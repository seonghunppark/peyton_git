==> flow/design.v <==
`timescale 1ns / 1ps
module video_downscaler #(
    parameter INPUT_WIDTH   = 320,
    parameter INPUT_HEIGHT  = 240,
    parameter SCALE_FACTOR  = 2,       
    parameter OUTPUT_WIDTH  = INPUT_WIDTH / SCALE_FACTOR,
    parameter OUTPUT_HEIGHT = INPUT_HEIGHT / SCALE_FACTOR
)(
    input  logic        clk,
    input  logic        reset,
    input  logic        pixel_valid_in,
    input  logic [15:0] pixel_in,         
    input  logic [9:0]  x_in,
    input  logic [8:0]  y_in,
    input  logic        frame_start,
    output logic        pixel_valid_out,
    output logic [15:0] pixel_out,        
    output logic [9:0]  x_out,
    output logic [8:0]  y_out
);
    logic [9:0] r_accum, g_accum, b_accum;
    logic [3:0] pixel_count;
    logic [9:0] x_scaled, y_scaled;
    logic output_pixel;
    generate
        if (SCALE_FACTOR == 2) begin
            assign output_pixel = (x_in[0] == 1'b1) && (y_in[0] == 1'b1);
            assign x_scaled = {1'b0, x_in[9:1]};
            assign y_scaled = {1'b0, y_in[8:1]};
        end else if (SCALE_FACTOR == 4) begin
            assign output_pixel = (x_in[1:0] == 2'b11) && (y_in[1:0] == 2'b11);
            assign x_scaled = {2'b00, x_in[9:2]};
            assign y_scaled = {2'b00, y_in[8:2]};
        end else begin
            assign output_pixel = 1'b1;
            assign x_scaled = x_in;
            assign y_scaled = {1'b0, y_in};
        end
    endgenerate
    always_ff @(posedge clk or posedge reset) begin
        if (reset) begin
            pixel_valid_out <= 1'b0;
            pixel_out       <= 16'd0;
            x_out           <= 10'd0;
            y_out           <= 9'd0;
        end else if (frame_start) begin
            pixel_valid_out <= 1'b0;
        end else if (pixel_valid_in && output_pixel) begin
            pixel_valid_out <= 1'b1;
            pixel_out       <= pixel_in;
            x_out           <= x_scaled;
            y_out           <= y_scaled[8:0];
        end else begin
            pixel_valid_out <= 1'b0;
        end
    end
endmodule
module video_downscaler_avg #(
    parameter INPUT_WIDTH   = 320,
    parameter INPUT_HEIGHT  = 240,
    parameter OUTPUT_WIDTH  = 160,
    parameter OUTPUT_HEIGHT = 120
)(
    input  logic        clk,
    input  logic        reset,
    input  logic        pixel_valid_in,
    input  logic [15:0] pixel_in,         
    input  logic [9:0]  x_in,
    input  logic [8:0]  y_in,
    input  logic        frame_start,
    output logic        we_out,
    output logic [14:0] addr_out,         
    output logic [15:0] pixel_out
);
    logic [4:0] r_in, b_in;
    logic [5:0] g_in;
    assign r_in = pixel_in[15:11];
    assign g_in = pixel_in[10:5];
    assign b_in = pixel_in[4:0];
    logic [6:0] r_accum, b_accum;
    logic [7:0] g_accum;
    logic [1:0] acc_count;
    logic [8:0] out_x, out_y;
    logic       row_even, col_even;
    assign row_even = ~y_in[0];
    assign col_even = ~x_in[0];
    always_ff @(posedge clk or posedge reset) begin
        if (reset) begin
            r_accum   <= 7'd0;
            g_accum   <= 8'd0;
            b_accum   <= 7'd0;
            acc_count <= 2'd0;
            we_out    <= 1'b0;
            addr_out  <= 15'd0;
            pixel_out <= 16'd0;
            out_x     <= 9'd0;
            out_y     <= 9'd0;
        end else if (frame_start) begin
            r_accum   <= 7'd0;
            g_accum   <= 8'd0;
            b_accum   <= 7'd0;
            acc_count <= 2'd0;
            we_out    <= 1'b0;
            out_x     <= 9'd0;
            out_y     <= 9'd0;
        end else if (pixel_valid_in) begin
            if (col_even && row_even) begin
                r_accum   <= {2'b0, r_in};
                g_accum   <= {2'b0, g_in};
                b_accum   <= {2'b0, b_in};
                acc_count <= 2'd1;
                we_out    <= 1'b0;
            end else begin
                r_accum   <= r_accum + {2'b0, r_in};
                g_accum   <= g_accum + {2'b0, g_in};
                b_accum   <= b_accum + {2'b0, b_in};
                acc_count <= acc_count + 1'b1;
                if (!col_even && !row_even) begin
                    we_out    <= 1'b1;
                    addr_out  <= OUTPUT_WIDTH * (y_in >> 1) + (x_in >> 1);
                    pixel_out <= {r_accum[6:2], g_accum[7:2], b_accum[6:2]};
                end else begin
                    we_out <= 1'b0;
                end
            end
        end else begin
            we_out <= 1'b0;
        end
    end
endmodule
* From RTL to reports: video_downscaler_avg
The steps from the RTL of video_downscaler_avg to its reports follow in flow order. Line numbers count from 1 in the design file above. Not given: -
Inputs: top module video_downscaler_avg, clock port clk, standard-cell library sky130hd, corner tt_025C_1v80

* After elaboration
Yosys after proc, flatten, opt, wreduce and memory -nomap, before mapping. Memory bits, and registers merged into a memory's read port (data or address), are not among the register bits. Print and check cells are not counted. Equal cells are merged and count once.
Storage and ports: bits in registers 54, bits in latches 0, bits in writable memories 0, ROM bits 0, word width x clocked read ports 0, memories kept 0, input port bits 39, output and inout port bits 32, elaborated cells 32
Cells by class: add/sub/neg operators 4, multipliers 1, divide/modulo/power cells 0, magnitude comparators 0, equality and inequality tests 0, shifts and indexed selects 0, multiplexer cells 13, bitwise gates (word level) 4, reduce/logical cells 4
Operators by type and width (number):
- two-way mux 7 bit | 6
- multiplier 3 x 8 -> 10 bit with constant A | 1
- two-way mux 8 bit | 3
- adder 15 x 9 -> 15 bit | 1
- adder 7 x 5 -> 7 bit | 2
- adder 8 x 6 -> 8 bit | 1
- inverter 1 bit | 4
- AND reduction 4 bit | 1
- two-way mux 1 bit | 4
- logical AND 1 bit | 2
- nonzero test 2 bit | 1

* Longest topological paths
Yosys ltp: most cells in a row. Word level: on the elaborated netlist, between registers, memories and ports. Mapped: between sequential cells and ports; inverters and the memories' decode and read muxes count.
Depth: depth after elaboration 5, ABC_AREA 1, depth in mapped cells 13, depth with buffers taken out 13

* After synthesis
Yosys stat after the flow's synthesis: flattened, memories mapped to cells. It holds for the ABC_AREA given above (unset counts as 0); a run with the other value may have another netlist.
Mapped netlist: cells in the netlist 423, cell area after synthesis 3390.8 um^2, area of sequential cells 1351.3 um^2, flip-flops 54
Cell types:
- sky130_fd_sc_hd__dfrtp_1 | number 54, total area 1.35E+03 um^2
- sky130_fd_sc_hd__nand2_1 | number 118, total area 442.925 um^2
- sky130_fd_sc_hd__ha_1 | number 32, total area 400.384 um^2
- sky130_fd_sc_hd__o21ai_0 | number 36, total area 180.173 um^2
- sky130_fd_sc_hd__inv_1 | number 46, total area 172.666 um^2
- sky130_fd_sc_hd__a21oi_1 | number 22, total area 110.106 um^2
- sky130_fd_sc_hd__fa_1 | number 5, total area 100.096 um^2
- sky130_fd_sc_hd__o22ai_1 | number 15, total area 93.84 um^2
- sky130_fd_sc_hd__nor2_1 | number 24, total area 90.086 um^2
- sky130_fd_sc_hd__nand3_1 | number 14, total area 70.067 um^2
- sky130_fd_sc_hd__xnor2_1 | number 6, total area 52.55 um^2
- sky130_fd_sc_hd__xor2_1 | number 5, total area 43.792 um^2
- sky130_fd_sc_hd__nand4_1 | number 6, total area 37.536 um^2
- sky130_fd_sc_hd__clkbuf_1 | number 8, total area 30.029 um^2
- sky130_fd_sc_hd__o21ai_1 | number 6, total area 30.029 um^2
- sky130_fd_sc_hd__or2_2 | number 4, total area 25.024 um^2
- sky130_fd_sc_hd__nand3_2 | number 2, total area 20.019 um^2
- sky130_fd_sc_hd__nor2_2 | number 3, total area 18.768 um^2
Other cell types: 11; their cells: 17.

* Timing after synthesis
OpenSTA on the mapped netlist: ideal clock, no wires. The path of least setup slack (recovery checks aside). Input and output delay are each 20% of the period. Register names are those of the netlist, which keeps one name where synthesis merged equal registers.
Timing path post-synthesis: path type input-to-reg, start point in y_in[2], end point reg addr_out[12], clock period 2.35 ns, external input delay 0.470 ns, library setup time 0.123 ns, launch time at the first pin 0.470 ns, arrival 2.221 ns, required time 2.227 ns, slack 0.007 ns, delay of the path 1.874 ns, stages 11, path buffers 0, synthesis period reached 2.343 ns
"delay of the path" = arrival - input delay + setup time. "stages" counts driving pins, that of a launching flip-flop among them; a cell with two outputs on the path counts twice. "synthesis period reached" is the clock period less the worst setup slack; recovery checks do not enter. This is arithmetic on one report: input and output delays are still those of the set period (20% each). The rows between start and end are the longest chain of elaborated cells between them; the timing report does not say that the signal goes this way. Where chains are equally long, one stands for them. A line is the first line of the expression or statement that the cell stems from. Yosys adds cells for indexed reads and writes and turns some case tables into memories.
Between the ends, post-synthesis: cell sequence sky130_fd_sc_hd__ha_1 sky130_fd_sc_hd__ha_1 sky130_fd_sc_hd__fa_1 sky130_fd_sc_hd__nand2_1 sky130_fd_sc_hd__nor2_1 sky130_fd_sc_hd__nand2_1 sky130_fd_sc_hd__nand3_1 sky130_fd_sc_hd__nand2_1 sky130_fd_sc_hd__nor2_4 sky130_fd_sc_hd__xor2_1 sky130_fd_sc_hd__o21ai_1, length of the longest elaborated chain 2, elaborated cells between the ends (all ways) 2, RTL lines with such cells 1
Ends and longest elaborated chain, post-synthesis:
- start: declaration | line 69 | input  logic [8:0]  y_in,
- multiplier 3 x 8 -> 10 bit | line 120 | addr_out  <= OUTPUT_WIDTH * (y_in >> 1) + (x_in >> 1);
- adder 15 x 9 -> 15 bit | line 120
- end: assignment | line 94 | addr_out  <= 15'd0;
- end: assignment | line 120
- end: declaration | line 72 | output logic [14:0] addr_out,

* Timing after layout
Path of least setup slack in the final report of stored run 1 (OpenROAD, finished layout, wires in). Where an end is a register, its clock arrival counts in the times.
Timing path post-layout: path type input-to-reg, start point in y_in[4], end point reg addr_out[14], clock period 1.52 ns, external input delay 0.30 ns, library setup time 0.06 ns, launch time at the first pin 0.30 ns, arrival 2.33 ns, required time 1.79 ns, slack -0.54 ns, stages 13, path buffers 2
The rows between start and end are the longest chain of elaborated cells between them; the timing report does not say that the signal goes this way. Where chains are equally long, one stands for them.
Between the ends, post-layout: cell sequence sky130_fd_sc_hd__buf_8 sky130_fd_sc_hd__ha_4 sky130_fd_sc_hd__ha_4 sky130_fd_sc_hd__fa_2 sky130_fd_sc_hd__buf_6 sky130_fd_sc_hd__nand2_1 sky130_fd_sc_hd__nand3_2 sky130_fd_sc_hd__nand2_4 sky130_fd_sc_hd__nor2_4 sky130_fd_sc_hd__nand3_1 sky130_fd_sc_hd__nand2_1 sky130_fd_sc_hd__nand3_1 sky130_fd_sc_hd__nand2_1, length of the longest elaborated chain 2, elaborated cells between the ends (all ways) 2, RTL lines with such cells 1
Ends and longest elaborated chain, post-layout:
- start: declaration | line 69 | input  logic [8:0]  y_in,
- multiplier 3 x 8 -> 10 bit | line 120 | addr_out  <= OUTPUT_WIDTH * (y_in >> 1) + (x_in >> 1);
- adder 15 x 9 -> 15 bit | line 120
- end: assignment | line 94 | addr_out  <= 15'd0;
- end: assignment | line 120
- end: declaration | line 72 | output logic [14:0] addr_out,

Subject: flow runs of video_downscaler_avg

Hi,

Flow measurements of video_downscaler_avg on sky130hd: 2 stored runs with different settings, listed in no order. Input and output delays are each 20% of the period that was set; the output load is 0.01 pF.
"period reached" = clock period - worst setup slack. The figure is calculated, with input and output delays left at 20% of the set period.
"time of the worst setup path" means the part of the period allowed to the worst setup path (the constraints hold back 20% at inputs and 20% at outputs) less its slack; where the path has registers, the arrival times of their clocks count too.
By "power" is meant OpenSTA's value without simulated activity: inputs other than the clock are taken to toggle once in ten clock periods, and the tool carries that through the logic.

[stored run 1] flow files
==> flow/run.sh <==
#!/bin/bash
# the make line also repeats the synthesis and layout settings of config.mk as NAME=value (left out here)
make -C /OpenROAD-flow-scripts/flow DESIGN_CONFIG=/design/flow/config.mk WORK_HOME=/design/flow/orfs CLKGATE_MAP_FILE= finish
==> flow/config.mk <==
export PLATFORM = sky130hd
export DESIGN_NAME = video_downscaler_avg
export DESIGN_NICKNAME = video_downscaler_avg
export VERILOG_FILES = /design/flow/design.v
export SDC_FILE = /design/flow/constraint.sdc
export NUM_CORES = 4
export LEC_CHECK = 0
export ABC_AREA = 1
export CAP_MARGIN = 20
export CELL_PAD_IN_SITES_DETAIL_PLACEMENT = 1
export CORE_MARGIN = 2
export CORE_UTILIZATION = 35
export CTS_CLUSTER_DIAMETER = 335
export CTS_CLUSTER_SIZE = 44
export MIN_ROUTING_LAYER = met2
export PLACE_DENSITY_LB_ADDON = 0.19
export SETUP_SLACK_MARGIN = 0.32
export SLEW_MARGIN = 20
export TNS_END_PERCENT = 90
==> flow/constraint.sdc <==
create_clock -name core_clock -period 1.52 [get_ports {clk}]
set_input_delay 0.3040 -clock core_clock [delete_from_list [all_inputs] [get_ports {clk}]]
set_output_delay 0.3040 -clock core_clock [all_outputs]
set_load 0.01 [all_outputs]

[stored run 1] result: time of the worst setup path 1.76 ns; worst setup path type input-to-reg; worst slack on setup checks -0.543 ns; total negative slack -5.061 ns; chip area after synthesis (Yosys) 3390.8 um^2; period reached 2.063 ns; area inside the die boundary 10490.9 um^2; area of the standard cells in the finished layout 5774.3 um^2; power 0.005936 W; utilization after routing 0.619

[stored run 2] flow files
==> flow/run.sh <==
#!/bin/bash
# the make line also repeats the synthesis and layout settings of config.mk as NAME=value (left out here)
make -C /OpenROAD-flow-scripts/flow DESIGN_CONFIG=/design/flow/config.mk WORK_HOME=/design/flow/orfs CLKGATE_MAP_FILE= finish
==> flow/config.mk <==
export PLATFORM = sky130hd
export DESIGN_NAME = video_downscaler_avg
export DESIGN_NICKNAME = video_downscaler_avg
export VERILOG_FILES = /design/flow/design.v
export SDC_FILE = /design/flow/constraint.sdc
export NUM_CORES = 4
export LEC_CHECK = 0
export ABC_AREA = 1
export CAP_MARGIN = 20
export CELL_PAD_IN_SITES_GLOBAL_PLACEMENT = 2
export CORE_ASPECT_RATIO = 0.55
export CORE_MARGIN = 2
export CORE_UTILIZATION = 46
export CTS_CLUSTER_DIAMETER = 289
export SETUP_SLACK_MARGIN = 1.1
export SLEW_MARGIN = 20
export TNS_END_PERCENT = 20
==> flow/constraint.sdc <==
create_clock -name core_clock -period 3.91 [get_ports {clk}]
set_input_delay 0.7820 -clock core_clock [delete_from_list [all_inputs] [get_ports {clk}]]
set_output_delay 0.7820 -clock core_clock [all_outputs]
set_load 0.01 [all_outputs]

[stored run 2] result: unfinished; error GPL-0301 in placement

Regards
